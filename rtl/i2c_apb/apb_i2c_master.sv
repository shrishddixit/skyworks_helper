==> flow/design.v <==
module apb_i2c_master #(
  parameter int APB_ADDR_WIDTH = 8,
  parameter int CLK_DIV_WIDTH  = 16
) (
  input  logic                      pclk,
  input  logic                      presetn,
  input  logic [APB_ADDR_WIDTH-1:0] paddr,
  input  logic                      psel,
  input  logic                      penable,
  input  logic                      pwrite,
  input  logic [31:0]               pwdata,
  output logic [31:0]               prdata,
  output logic                      pready,
  output logic                      pslverr,
  input  logic                      scl_i,
  output logic                      scl_o,
  output logic                      scl_oe,
  output logic                      sda_o,
  output logic                      sda_oe,
  input  logic                      sda_i,
  output logic                      irq
);
  typedef enum logic [2:0] {
    IDLE,
    START,
    BIT_SEND,
    BIT_RECV,
    ACK_PHASE,
    STOP_WAIT,
    STOP_RELEASE,
    COMPLETE
  } state_t;
  localparam logic [APB_ADDR_WIDTH-1:0] REG_CTRL       = 8'h00;
  localparam logic [APB_ADDR_WIDTH-1:0] REG_STATUS     = 8'h04;
  localparam logic [APB_ADDR_WIDTH-1:0] REG_CLKDIV     = 8'h08;
  localparam logic [APB_ADDR_WIDTH-1:0] REG_TXDATA     = 8'h0C;
  localparam logic [APB_ADDR_WIDTH-1:0] REG_RXDATA     = 8'h10;
  localparam logic [APB_ADDR_WIDTH-1:0] REG_CMD        = 8'h14;
  localparam logic [APB_ADDR_WIDTH-1:0] REG_IRQ_STATUS = 8'h18;
  localparam logic [APB_ADDR_WIDTH-1:0] REG_IRQ_ENABLE = 8'h1C;
  typedef struct packed {
    logic enable;
    logic hold_scl_low;
    logic [29:0] rsvd;
  } ctrl_reg_t;
  typedef struct packed {
    logic busy;
    logic tip;
    logic rx_valid;
    logic tx_empty;
    logic nack_rcv;
    logic arb_lost;
    logic stretch_seen;
    logic irq_pending;
    logic cmd_error;
    logic [22:0] rsvd;
  } status_reg_t;
  ctrl_reg_t    ctrl_reg;
  status_reg_t  status_reg;
  logic [CLK_DIV_WIDTH-1:0] clk_div_reg;
  logic [7:0]               txdata_reg;
  logic [7:0]               rxdata_reg;
  logic [4:0]               cmd_reg;
  logic                     tx_buffer_valid;
  logic                     irq_status_done;
  logic                     irq_status_err;
  logic [1:0]               irq_enable_reg;
  logic cmd_start, cmd_stop, cmd_read, cmd_write, cmd_ack;
  assign {cmd_ack, cmd_write, cmd_read, cmd_stop, cmd_start} = cmd_reg;
  state_t state;
  logic   command_active;
  logic   active_stop;
  logic   active_read;
  logic   active_ack;
  logic [3:0]               bit_cnt;
  logic [7:0]               shift_reg;
  logic                     scl_drive_low;
  logic                     sda_drive_low;
  logic                     current_tx_bit;
  logic                     ack_from_slave;
  logic [2:0] scl_filter;
  logic [2:0] sda_filter;
  logic       scl_sync;
  logic       sda_sync;
  logic       scl_sync_d;
  logic       sda_sync_d;
  logic       start_detect;
  logic       stop_detect;
  logic [CLK_DIV_WIDTH-1:0] clk_cnt;
  logic                     scl_tick;
  logic                     hold_for_stretch;
  logic bus_busy;
  logic cmd_consumed;
  logic consume_tx_byte;
  logic set_rx_valid;
  logic clr_rx_valid;
  logic clear_stretch;
  logic accept_event;
  logic update_error_flags;
  logic clear_error_flags;
  logic done_event;
  logic error_event;
  logic nack_latched;
  logic cmd_error_flag;
  logic arb_lost_flag;
  logic apb_write = psel & penable & pwrite;
  logic apb_read  = psel & penable & ~pwrite;
  assign pready  = 1'b1;
  assign pslverr = 1'b0;
  assign irq = ((irq_status_done & irq_enable_reg[0]) |
                (irq_status_err  & irq_enable_reg[1])) & ctrl_reg.enable;
  always_ff @(posedge pclk or negedge presetn) begin
    if (!presetn) begin
      scl_filter <= 3'b111;
      sda_filter <= 3'b111;
      scl_sync   <= 1'b1;
      sda_sync   <= 1'b1;
    end else begin
      scl_filter <= {scl_filter[1:0], scl_i};
      sda_filter <= {sda_filter[1:0], sda_i};
      if (&scl_filter)
        scl_sync <= 1'b1;
      else if (~|scl_filter)
        scl_sync <= 1'b0;
      if (&sda_filter)
        sda_sync <= 1'b1;
      else if (~|sda_filter)
        sda_sync <= 1'b0;
    end
  end
  always_ff @(posedge pclk or negedge presetn) begin
    if (!presetn) begin
      scl_sync_d <= 1'b1;
      sda_sync_d <= 1'b1;
    end else begin
      scl_sync_d <= scl_sync;
      sda_sync_d <= sda_sync;
    end
  end
  assign start_detect = (sda_sync_d == 1'b1) && (sda_sync == 1'b0) && (scl_sync == 1'b1);
  assign stop_detect  = (sda_sync_d == 1'b0) && (sda_sync == 1'b1) && (scl_sync == 1'b1);
  assign hold_for_stretch = (~scl_drive_low) && (scl_sync == 1'b0);
  always_ff @(posedge pclk or negedge presetn) begin
    if (!presetn) begin
      clk_cnt  <= '0;
      scl_tick <= 1'b0;
    end else if (!ctrl_reg.enable) begin
      clk_cnt  <= '0;
      scl_tick <= 1'b0;
    end else if (hold_for_stretch) begin
      clk_cnt  <= clk_cnt;
      scl_tick <= 1'b0;
    end else if (state == IDLE || state == COMPLETE) begin
      clk_cnt  <= clk_div_reg;
      scl_tick <= 1'b0;
    end else if (clk_cnt == '0) begin
      clk_cnt  <= clk_div_reg;
      scl_tick <= 1'b1;
    end else begin
      clk_cnt  <= clk_cnt - 1'b1;
      scl_tick <= 1'b0;
    end
  end
  always_ff @(posedge pclk or negedge presetn) begin
    if (!presetn) begin
      bus_busy <= 1'b0;
    end else if (!ctrl_reg.enable) begin
      bus_busy <= 1'b0;
    end else begin
      if (start_detect)
        bus_busy <= 1'b1;
      if (stop_detect)
        bus_busy <= 1'b0;
    end
  end
  always_ff @(posedge pclk or negedge presetn) begin
    if (!presetn) begin
      ctrl_reg        <= '0;
      clk_div_reg     <= '0;
      txdata_reg      <= '0;
      tx_buffer_valid <= 1'b0;
      cmd_reg         <= '0;
      irq_status_done <= 1'b0;
      irq_status_err  <= 1'b0;
      irq_enable_reg  <= 2'b01;
    end else begin
      if (done_event)
        irq_status_done <= 1'b1;
      if (error_event)
        irq_status_err  <= 1'b1;
      if (cmd_consumed)
        cmd_reg <= '0;
      if (consume_tx_byte)
        tx_buffer_valid <= 1'b0;
      if (apb_write) begin
        unique case (paddr)
          REG_CTRL: begin
            ctrl_reg.enable       <= pwdata[0];
            ctrl_reg.hold_scl_low <= pwdata[2];
          end
          REG_CLKDIV: clk_div_reg <= pwdata[CLK_DIV_WIDTH-1:0];
          REG_TXDATA: begin
            txdata_reg      <= pwdata[7:0];
            tx_buffer_valid <= 1'b1;
          end
          REG_CMD: cmd_reg <= pwdata[4:0];
          REG_IRQ_STATUS: begin
            if (pwdata[0]) irq_status_done <= 1'b0;
            if (pwdata[1]) irq_status_err  <= 1'b0;
          end
          REG_IRQ_ENABLE: irq_enable_reg <= pwdata[1:0];
          default: ;
        endcase
      end
      if (!ctrl_reg.enable) begin
        cmd_reg         <= '0;
        irq_status_done <= 1'b0;
        irq_status_err  <= 1'b0;
        tx_buffer_valid <= 1'b0;
      end
    end
  end
  assign clr_rx_valid = (!ctrl_reg.enable) || (apb_read && paddr == REG_RXDATA) || accept_event;
  assign clear_stretch = done_event;
  assign update_error_flags = done_event;
  assign clear_error_flags  = accept_event || !ctrl_reg.enable;
  always_ff @(posedge pclk or negedge presetn) begin
    if (!presetn) begin
      status_reg <= '0;
    end else begin
      status_reg.tx_empty    <= (!command_active) && (cmd_reg == '0);
      status_reg.tip         <= (command_active && state != COMPLETE);
      status_reg.busy        <= bus_busy;
      status_reg.irq_pending <= irq;
      if (!ctrl_reg.enable) begin
        status_reg.stretch_seen <= 1'b0;
        status_reg.rx_valid     <= 1'b0;
        status_reg.nack_rcv     <= 1'b0;
        status_reg.cmd_error    <= 1'b0;
        status_reg.arb_lost     <= 1'b0;
      end else begin
        if (hold_for_stretch)
          status_reg.stretch_seen <= 1'b1;
        else if (clear_stretch)
          status_reg.stretch_seen <= 1'b0;
        if (set_rx_valid)
          status_reg.rx_valid <= 1'b1;
        else if (clr_rx_valid)
          status_reg.rx_valid <= 1'b0;
        if (update_error_flags) begin
          status_reg.nack_rcv  <= nack_latched;
          status_reg.cmd_error <= cmd_error_flag;
          status_reg.arb_lost  <= arb_lost_flag;
        end else if (clear_error_flags) begin
          status_reg.nack_rcv  <= 1'b0;
          status_reg.cmd_error <= 1'b0;
          status_reg.arb_lost  <= 1'b0;
        end
      end
    end
  end
  always_comb begin
    prdata = '0;
    unique case (paddr)
      REG_CTRL: begin
        prdata[0] = ctrl_reg.enable;
        prdata[2] = ctrl_reg.hold_scl_low;
      end
      REG_STATUS: begin
        prdata[0] = status_reg.busy;
        prdata[1] = status_reg.tip;
        prdata[2] = status_reg.rx_valid;
        prdata[3] = status_reg.tx_empty;
        prdata[4] = status_reg.nack_rcv;
        prdata[5] = status_reg.arb_lost;
        prdata[6] = status_reg.stretch_seen;
        prdata[7] = status_reg.irq_pending;
        prdata[8] = status_reg.cmd_error;
      end
      REG_CLKDIV: prdata[CLK_DIV_WIDTH-1:0] = clk_div_reg;
      REG_TXDATA: prdata[7:0] = txdata_reg;
      REG_RXDATA: prdata[7:0] = rxdata_reg;
      REG_CMD:    prdata[4:0] = cmd_reg;
      REG_IRQ_STATUS: begin
        prdata[0] = irq_status_done;
        prdata[1] = irq_status_err;
      end
      REG_IRQ_ENABLE: prdata[1:0] = irq_enable_reg;
      default: prdata = '0;
    endcase
  end
  always_ff @(posedge pclk or negedge presetn) begin
    if (!presetn) begin
      state            <= IDLE;
      command_active   <= 1'b0;
      active_stop      <= 1'b0;
      active_read      <= 1'b0;
      active_ack       <= 1'b0;
      bit_cnt          <= 4'd0;
      shift_reg        <= 8'h00;
      scl_drive_low    <= 1'b0;
      sda_drive_low    <= 1'b0;
      current_tx_bit   <= 1'b0;
      ack_from_slave   <= 1'b1;
      rxdata_reg       <= 8'h00;
      nack_latched     <= 1'b0;
      cmd_error_flag   <= 1'b0;
      arb_lost_flag    <= 1'b0;
      done_event       <= 1'b0;
      error_event      <= 1'b0;
      cmd_consumed     <= 1'b0;
      consume_tx_byte  <= 1'b0;
      set_rx_valid     <= 1'b0;
      accept_event     <= 1'b0;
    end else begin
      done_event      <= 1'b0;
      error_event     <= 1'b0;
      cmd_consumed    <= 1'b0;
      consume_tx_byte <= 1'b0;
      set_rx_valid    <= 1'b0;
      accept_event    <= 1'b0;
      if (!ctrl_reg.enable) begin
        state          <= IDLE;
        command_active <= 1'b0;
        scl_drive_low  <= ctrl_reg.hold_scl_low;
        sda_drive_low  <= 1'b0;
        nack_latched   <= 1'b0;
        cmd_error_flag <= 1'b0;
        arb_lost_flag  <= 1'b0;
        ack_from_slave <= 1'b1;
        active_stop    <= 1'b0;
        active_read    <= 1'b0;
        active_ack     <= 1'b0;
      end else begin
        unique case (state)
          IDLE: begin
            scl_drive_low  <= ctrl_reg.hold_scl_low;
            sda_drive_low  <= 1'b0;
            nack_latched   <= 1'b0;
            cmd_error_flag <= 1'b0;
            arb_lost_flag  <= 1'b0;
            if (cmd_reg != '0) begin
              logic illegal;
              illegal = 1'b0;
              if (cmd_write && cmd_read)
                illegal = 1'b1;
              if (cmd_ack && !cmd_read)
                illegal = 1'b1;
              if (!cmd_start && !cmd_stop && !cmd_write && !cmd_read)
                illegal = 1'b1;
              if (cmd_start && !(cmd_write || cmd_read))
                illegal = 1'b1;
              if ((cmd_write || cmd_read) && !tx_buffer_valid)
                illegal = 1'b1;
              if (illegal) begin
                command_active <= 1'b1;
                cmd_error_flag <= 1'b1;
                done_event     <= 1'b1;
                error_event    <= 1'b1;
                cmd_consumed   <= 1'b1;
                active_stop    <= 1'b0;
                active_read    <= 1'b0;
                active_ack     <= 1'b0;
                ack_from_slave <= 1'b1;
                state          <= COMPLETE;
              end else if (cmd_stop && !cmd_start && !cmd_write && !cmd_read) begin
                command_active <= 1'b1;
                active_stop    <= 1'b1;
                active_read    <= 1'b0;
                active_ack     <= 1'b0;
                cmd_consumed   <= 1'b1;
                accept_event   <= 1'b1;
                ack_from_slave <= 1'b1;
                state          <= STOP_WAIT;
              end else begin
                command_active <= 1'b1;
                active_stop    <= cmd_stop;
                active_read    <= cmd_read;
                active_ack     <= cmd_ack;
                cmd_consumed   <= 1'b1;
                accept_event   <= 1'b1;
                ack_from_slave <= 1'b1;
                if (cmd_write || cmd_read) begin
                  shift_reg        <= txdata_reg;
                  bit_cnt          <= 4'd7;
                  current_tx_bit   <= txdata_reg[7];
                  consume_tx_byte  <= 1'b1;
                end
                if (cmd_start) begin
                  state <= START;
                end else begin
                  state         <= (cmd_write || cmd_read) ? BIT_SEND : COMPLETE;
                  if (!(cmd_write || cmd_read)) begin
                    done_event <= 1'b1;
                  end
                  if (cmd_write || cmd_read)
                    scl_drive_low <= 1'b1;
                end
              end
            end
          end
          START: begin
            sda_drive_low <= 1'b1;
            scl_drive_low <= 1'b0;
            if (scl_sync && scl_tick) begin
              state         <= BIT_SEND;
              scl_drive_low <= 1'b1;
            end
          end
          BIT_SEND: begin
            if (scl_tick) begin
              logic was_low;
              was_low = scl_drive_low;
              scl_drive_low <= ~scl_drive_low;
              if (!was_low) begin
                current_tx_bit <= shift_reg[bit_cnt];
                sda_drive_low  <= ~shift_reg[bit_cnt];
              end else begin
                if (current_tx_bit && (sda_sync == 1'b0)) begin
                  arb_lost_flag <= 1'b1;
                  error_event   <= 1'b1;
                  done_event    <= 1'b1;
                  state         <= COMPLETE;
                  sda_drive_low <= 1'b0;
                  scl_drive_low <= 1'b0;
                end else begin
                  if (bit_cnt == 4'd0) begin
                    state          <= ACK_PHASE;
                    ack_from_slave <= 1'b1;
                    sda_drive_low  <= 1'b0;
                  end else begin
                    bit_cnt <= bit_cnt - 1'b1;
                  end
                end
              end
            end else if (!scl_drive_low && current_tx_bit && (sda_sync == 1'b0)) begin
              arb_lost_flag <= 1'b1;
              error_event   <= 1'b1;
              done_event    <= 1'b1;
              state         <= COMPLETE;
              sda_drive_low <= 1'b0;
              scl_drive_low <= 1'b0;
            end
          end
          ACK_PHASE: begin
            if (ack_from_slave) begin
              if (scl_tick) begin
                logic was_low;
                was_low = scl_drive_low;
                scl_drive_low <= ~scl_drive_low;
                if (!was_low) begin
                  sda_drive_low <= 1'b0;
                end else begin
                  nack_latched <= sda_sync;
                  if (sda_sync) begin
                    error_event <= 1'b1;
                  end
                  if (active_read && !sda_sync) begin
                    state   <= BIT_RECV;
                    bit_cnt <= 4'd7;
                  end else if (active_stop) begin
                    state <= STOP_WAIT;
                  end else begin
                    done_event <= 1'b1;
                    state      <= COMPLETE;
                  end
                end
              end
            end else begin
              if (scl_tick) begin
                logic was_low;
                was_low = scl_drive_low;
                scl_drive_low <= ~scl_drive_low;
                if (!was_low) begin
                  if (!active_ack)
                    sda_drive_low <= 1'b0;
                end else begin
                  if (active_stop)
                    state <= STOP_WAIT;
                  else begin
                    done_event <= 1'b1;
                    state      <= COMPLETE;
                  end
                end
              end
            end
          end
          BIT_RECV: begin
            if (scl_tick) begin
              logic was_low;
              was_low = scl_drive_low;
              scl_drive_low <= ~scl_drive_low;
              if (was_low) begin
                shift_reg[bit_cnt] <= sda_sync;
                if (bit_cnt == 4'd0) begin
                  rxdata_reg   <= {shift_reg[7:1], sda_sync};
                  set_rx_valid <= 1'b1;
                  state        <= ACK_PHASE;
                  ack_from_slave <= 1'b0;
                  sda_drive_low  <= active_ack;
                end else begin
                  bit_cnt <= bit_cnt - 1'b1;
                end
              end else begin
                if (bit_cnt == 4'd0 && !active_ack)
                  sda_drive_low <= 1'b0;
              end
            end
          end
          STOP_WAIT: begin
            scl_drive_low <= 1'b0;
            sda_drive_low <= 1'b1;
            if (scl_sync)
              state <= STOP_RELEASE;
          end
          STOP_RELEASE: begin
            scl_drive_low <= 1'b0;
            sda_drive_low <= 1'b0;
            done_event    <= 1'b1;
            state         <= COMPLETE;
          end
          COMPLETE: begin
            scl_drive_low  <= ctrl_reg.hold_scl_low;
            sda_drive_low  <= 1'b0;
            command_active <= 1'b0;
            state          <= IDLE;
            active_stop    <= 1'b0;
            active_read    <= 1'b0;
            active_ack     <= 1'b0;
            if (nack_latched || cmd_error_flag || arb_lost_flag)
              error_event <= 1'b1;
          end
          default: state <= IDLE;
        endcase
      end
    end
  end
  assign scl_o  = 1'b0;
  assign scl_oe = scl_drive_low;
  assign sda_o  = 1'b0;
  assign sda_oe = sda_drive_low;
endmodule
* Reports on apb_i2c_master
Tool output for the design above, in the order of the flow. Line numbers count from 1 in the design file above. Library cell names are shortened. The mark -- stands for no value.
Inputs: top apb_i2c_master, clock input pclk, standard-cell library sky130hd, library corner tt_025C_1v80

* Word level
Yosys after proc, flatten, opt, wreduce and memory -nomap, before mapping. Memory bits, and registers merged into a memory's read port (data or address), are not among the register bits. Print and check cells are not counted.
Bit counts: bits in registers 112, output and inout port bits 39, cells after elaboration 438
Operators by class: $add $sub $neg 3, equality and inequality tests 70, shift operators 3, multiplexer cells 229, bitwise operators 17, reduce/logical cells 74
Operator list (number):
- 2-to-1 mux 1 bit | 154
- 2-to-1 mux 16 bit | 4
- 2-to-1 mux 3 bit | 21
- 2-to-1 mux 4 bit | 14
- 2-to-1 mux 8 bit | 6
- inequality test 3 bit (second input constant) | 15
- inequality test 2 bit (second input constant) | 19
- equality test 8 x 5 -> 1 bit (second input constant) | 4
- logical AND 1 bit | 24
- inequality test 4 bit (second input constant) | 6
- case mux 3 bit (select 8 bit) | 1
- inequality test 3 x 1 -> 1 bit (second input constant) | 7
- 2-to-1 mux 5 bit | 4
- case mux 1 bit (select 4 bit) | 5
- AND reduction 9 bit | 2
- subtractor 16 x 1 -> 16 bit (second input constant) | 1
- logical NOT 16 bit | 1
- equality test 8 x 4 -> 1 bit (second input constant) | 2
- AND reduction 8 bit | 2
- case mux 8 bit (select 2 bit) | 1
- case mux 4 bit (select 4 bit) | 1
- case mux 1 bit (select 2 bit) | 8
- AND reduction 15 bit | 1
- case mux 1 bit (select 5 bit) | 3
- equality test 3 bit (second input constant) | 4
- case mux 1 bit (select 6 bit) | 2
- logical NOT 1 bit | 11
- AND reduction 10 bit | 1
Not listed: further kinds 41, cells in them 72.

* Depth
Depth = most cells in a row (Yosys ltp): at word level without a register or memory, in the mapped netlist without a sequential cell, where the memories' decode and read muxes count.
Depth: depth in word-level cells 14, ABC_AREA 0, gate-level depth with buffers 10, gate-level depth less buffers 7

* Netlist
Yosys stat after the flow's synthesis: flattened, memories mapped to cells. It holds for the ABC_AREA given above (unset counts as 0); a run with the other value may have another netlist.
Cell types:
- dfrtp_1 | number 105, total area 2627.52 sq um
- mux2_2 | number 41, total area 461.693 sq um
- dfstp_2 | number 12, total area 315.302 sq um
- o21ai_0 | number 55, total area 275.264 sq um
- a21oi_1 | number 42, total area 210.202 sq um
- buf_4 | number 21, total area 157.651 sq um
- nand3_1 | number 29, total area 145.139 sq um
- nor2_1 | number 38, total area 142.637 sq um
- nand2_1 | number 36, total area 135.13 sq um
- mux2i_1 | number 12, total area 120.115 sq um
- nor3_1 | number 24, total area 120.115 sq um
- mux4_2 | number 4, total area 90.086 sq um
- clkbuf_1 | number 22, total area 82.579 sq um
- ha_1 | number 6, total area 75.072 sq um
- inv_1 | number 19, total area 71.318 sq um
- o311ai_0 | number 8, total area 70.067 sq um
- nand3b_1 | number 9, total area 67.565 sq um
- or4_1 | number 9, total area 67.565 sq um
Other cell types: 48; their cells: 147.
Mapped netlist: mapped cells 639, mapped area 0.0063048 sq mm, sequential part of the area 0.0029428 sq mm, flip-flop cells 117, buffer cells 56

* Path before layout
OpenSTA on the mapped netlist: ideal clock, no wires. The path of least setup slack (recovery checks aside). Input and output delay are each 20% of the period. Register names are those of the netlist, which keeps one name where synthesis merged equal registers.
Path post-synthesis: path kind reg2reg, from reg bit_cnt[0], to reg rxdata_reg[0], period 3.04 ns, library setup time 0.125 ns, time at the first pin 0.000 ns, data arrival time 2.479 ns, slack 0.436 ns, delay of the path 2.604 ns, driving pins on the path 10, path buffers 3, synthesis period reached 2.604 ns
"delay of the path" is the arrival time less input delay plus setup time. "driving pins on the path" counts driving pins, that of a launching flip-flop among them; a cell with two outputs on the path counts twice. "synthesis period reached" is the clock period less the worst setup slack; recovery checks do not enter. This is arithmetic on one report: input and output delays are still those of the set period (20% each). Between the ends stands the longest chain of elaborated cells between them, by number of cells; it is not shown to be the way that was timed. Of several equally long chains one is given. A line is the first line of the expression or statement that the cell stems from. Yosys adds cells for indexed reads and writes and turns some case tables into memories. At most two assigning lines are given for a register; there are more.
Between the ends, post-synthesis: cell sequence dfrtp_1 > clkbuf_1 > inv_1 > ha_1 > or3b_1 > clkbuf_1 > or2_1 > clkbuf_1 > nor3_4 > mux2_2, length of the longest elaborated chain 2, elaborated cells on any way between the ends 2, those cells by class 2 x reduce/logical
RTL lines, path post-synthesis:
- from (decl) | RTL line 75 | logic [3:0]               bit_cnt;
- from (assign) | RTL line 432 | bit_cnt <= bit_cnt - 1'b1;
- from (assign) | RTL line 502 | bit_cnt <= bit_cnt - 1'b1;
- logical NOT 4 bit | RTL line 495 | if (bit_cnt == 4'd0) begin
- AND reduction 5 bit
- to (assign) | RTL line 305 | rxdata_reg       <= 8'h00;
- to (assign) | RTL line 496 | rxdata_reg   <= {shift_reg[7:1], sda_sync};
- to (decl) | RTL line 62 | logic [7:0]               rxdata_reg;

* Path in the finished layout
From the final timing report of flow run 1: the path of least setup slack in the routed layout; clock arrival at registers is part of the times.
Path post-layout: path kind in2out, from in paddr[3], to out prdata[0], period 4.41 ns, output delay 0.88 ns, time at the first pin 0.88 ns, data arrival time 2.24 ns, slack 1.28 ns, driving pins on the path 6, path buffers 2
Between the ends stands the longest chain of elaborated cells between them, by number of cells; it is not shown to be the way that was timed. Of several equally long chains one is given.
Between the ends, post-layout: cell sequence buf_4 > mux2_2 > a221oi_2 > a211oi_1 > a221o_1 > buf_2, length of the longest elaborated chain 2, elaborated cells on any way between the ends 9, those cells by class 7 x eq/ne; 1 x mux; 1 x reduce/logical
RTL lines, path post-layout:
- from (decl) | RTL line 7 | input  logic [APB_ADDR_WIDTH-1:0] paddr,
- equality test 8 x 5 -> 1 bit | RTL line 264 | unique case (paddr)
- case mux 1 bit (select 8 bit) | RTL line 264
- to (decl) | RTL line 12 | output logic [31:0]               prdata,

Below are 2 stored runs of the flow (Yosys, OpenROAD; platform sky130hd) on apb_i2c_master, each with its settings and what was measured, unordered. Constraints: input delay and output delay 20% of the set period each, output load 0.01 pF.
"critical path time" = time allowed to the worst setup path (clock period - input delay - output delay, where it has them) - its slack; a late launch clock adds to it, a late capture clock takes from it.
By "power consumption" is meant OpenSTA's value without simulated activity: inputs other than the clock are taken to toggle once in ten clock periods, and the tool carries that through the logic.

[flow run 1] flow files
==> flow/run.sh <==
#!/bin/bash
# the make line also repeats the synthesis and layout settings of config.mk as NAME=value (left out here)
make -C /OpenROAD-flow-scripts/flow DESIGN_CONFIG=/design/flow/config.mk WORK_HOME=/design/flow/orfs CLKGATE_MAP_FILE= finish
==> flow/config.mk <==
export PLATFORM = sky130hd
export DESIGN_NAME = apb_i2c_master
export DESIGN_NICKNAME = apb_i2c_master
export VERILOG_FILES = /design/flow/design.v
export SDC_FILE = /design/flow/constraint.sdc
export NUM_CORES = 4
export LEC_CHECK = 0
export CAP_MARGIN = 30
export CORE_ASPECT_RATIO = 1.41
export CORE_MARGIN = 2
export CORE_UTILIZATION = 18
export GPL_ROUTABILITY_DRIVEN = 0
export PLACE_DENSITY_LB_ADDON = 0.09
export SETUP_SLACK_MARGIN = 1.23
export SLEW_MARGIN = 20
==> flow/constraint.sdc <==
create_clock -name core_clock -period 4.41 [get_ports {pclk}]
set_input_delay 0.8820 -clock core_clock [delete_from_list [all_inputs] [get_ports {pclk}]]
set_output_delay 0.8820 -clock core_clock [all_outputs]
set_load 0.01 [all_outputs]

[flow run 1] result: standard-cell area of the final layout 0.0080828 sq mm; total negative setup slack 0.000 ns; critical path time 1.36 ns; critical path type in2out; power consumption 2.668 mW; setup slack of the worst path 1.285 ns; overall die area 0.0365618 sq mm; chip area in the Yosys report 0.0063048 sq mm; lowest hold slack 0.368 ns

[flow run 2] flow files
==> flow/run.sh <==
#!/bin/bash
# the make line also repeats the synthesis and layout settings of config.mk as NAME=value (left out here)
make -C /OpenROAD-flow-scripts/flow DESIGN_CONFIG=/design/flow/config.mk WORK_HOME=/design/flow/orfs CLKGATE_MAP_FILE= finish
==> flow/config.mk <==
export PLATFORM = sky130hd
export DESIGN_NAME = apb_i2c_master
export DESIGN_NICKNAME = apb_i2c_master
export VERILOG_FILES = /design/flow/design.v
export SDC_FILE = /design/flow/constraint.sdc
export NUM_CORES = 4
export LEC_CHECK = 0
export CAP_MARGIN = 20
export CORE_MARGIN = 2
export CORE_UTILIZATION = 62
export SLEW_MARGIN = 20
==> flow/constraint.sdc <==
create_clock -name core_clock -period 2.84 [get_ports {pclk}]
set_input_delay 0.5680 -clock core_clock [delete_from_list [all_inputs] [get_ports {pclk}]]
set_output_delay 0.5680 -clock core_clock [all_outputs]
set_load 0.01 [all_outputs]

[flow run 2] result: standard-cell area of the final layout 0.0077724 sq mm; total negative setup slack 0.000 ns; critical path time 1.68 ns; critical path type in2out; power consumption 4.224 mW; setup slack of the worst path 0.020 ns; overall die area 0.0109914 sq mm; chip area in the Yosys report 0.0063048 sq mm; lowest hold slack 0.367 ns
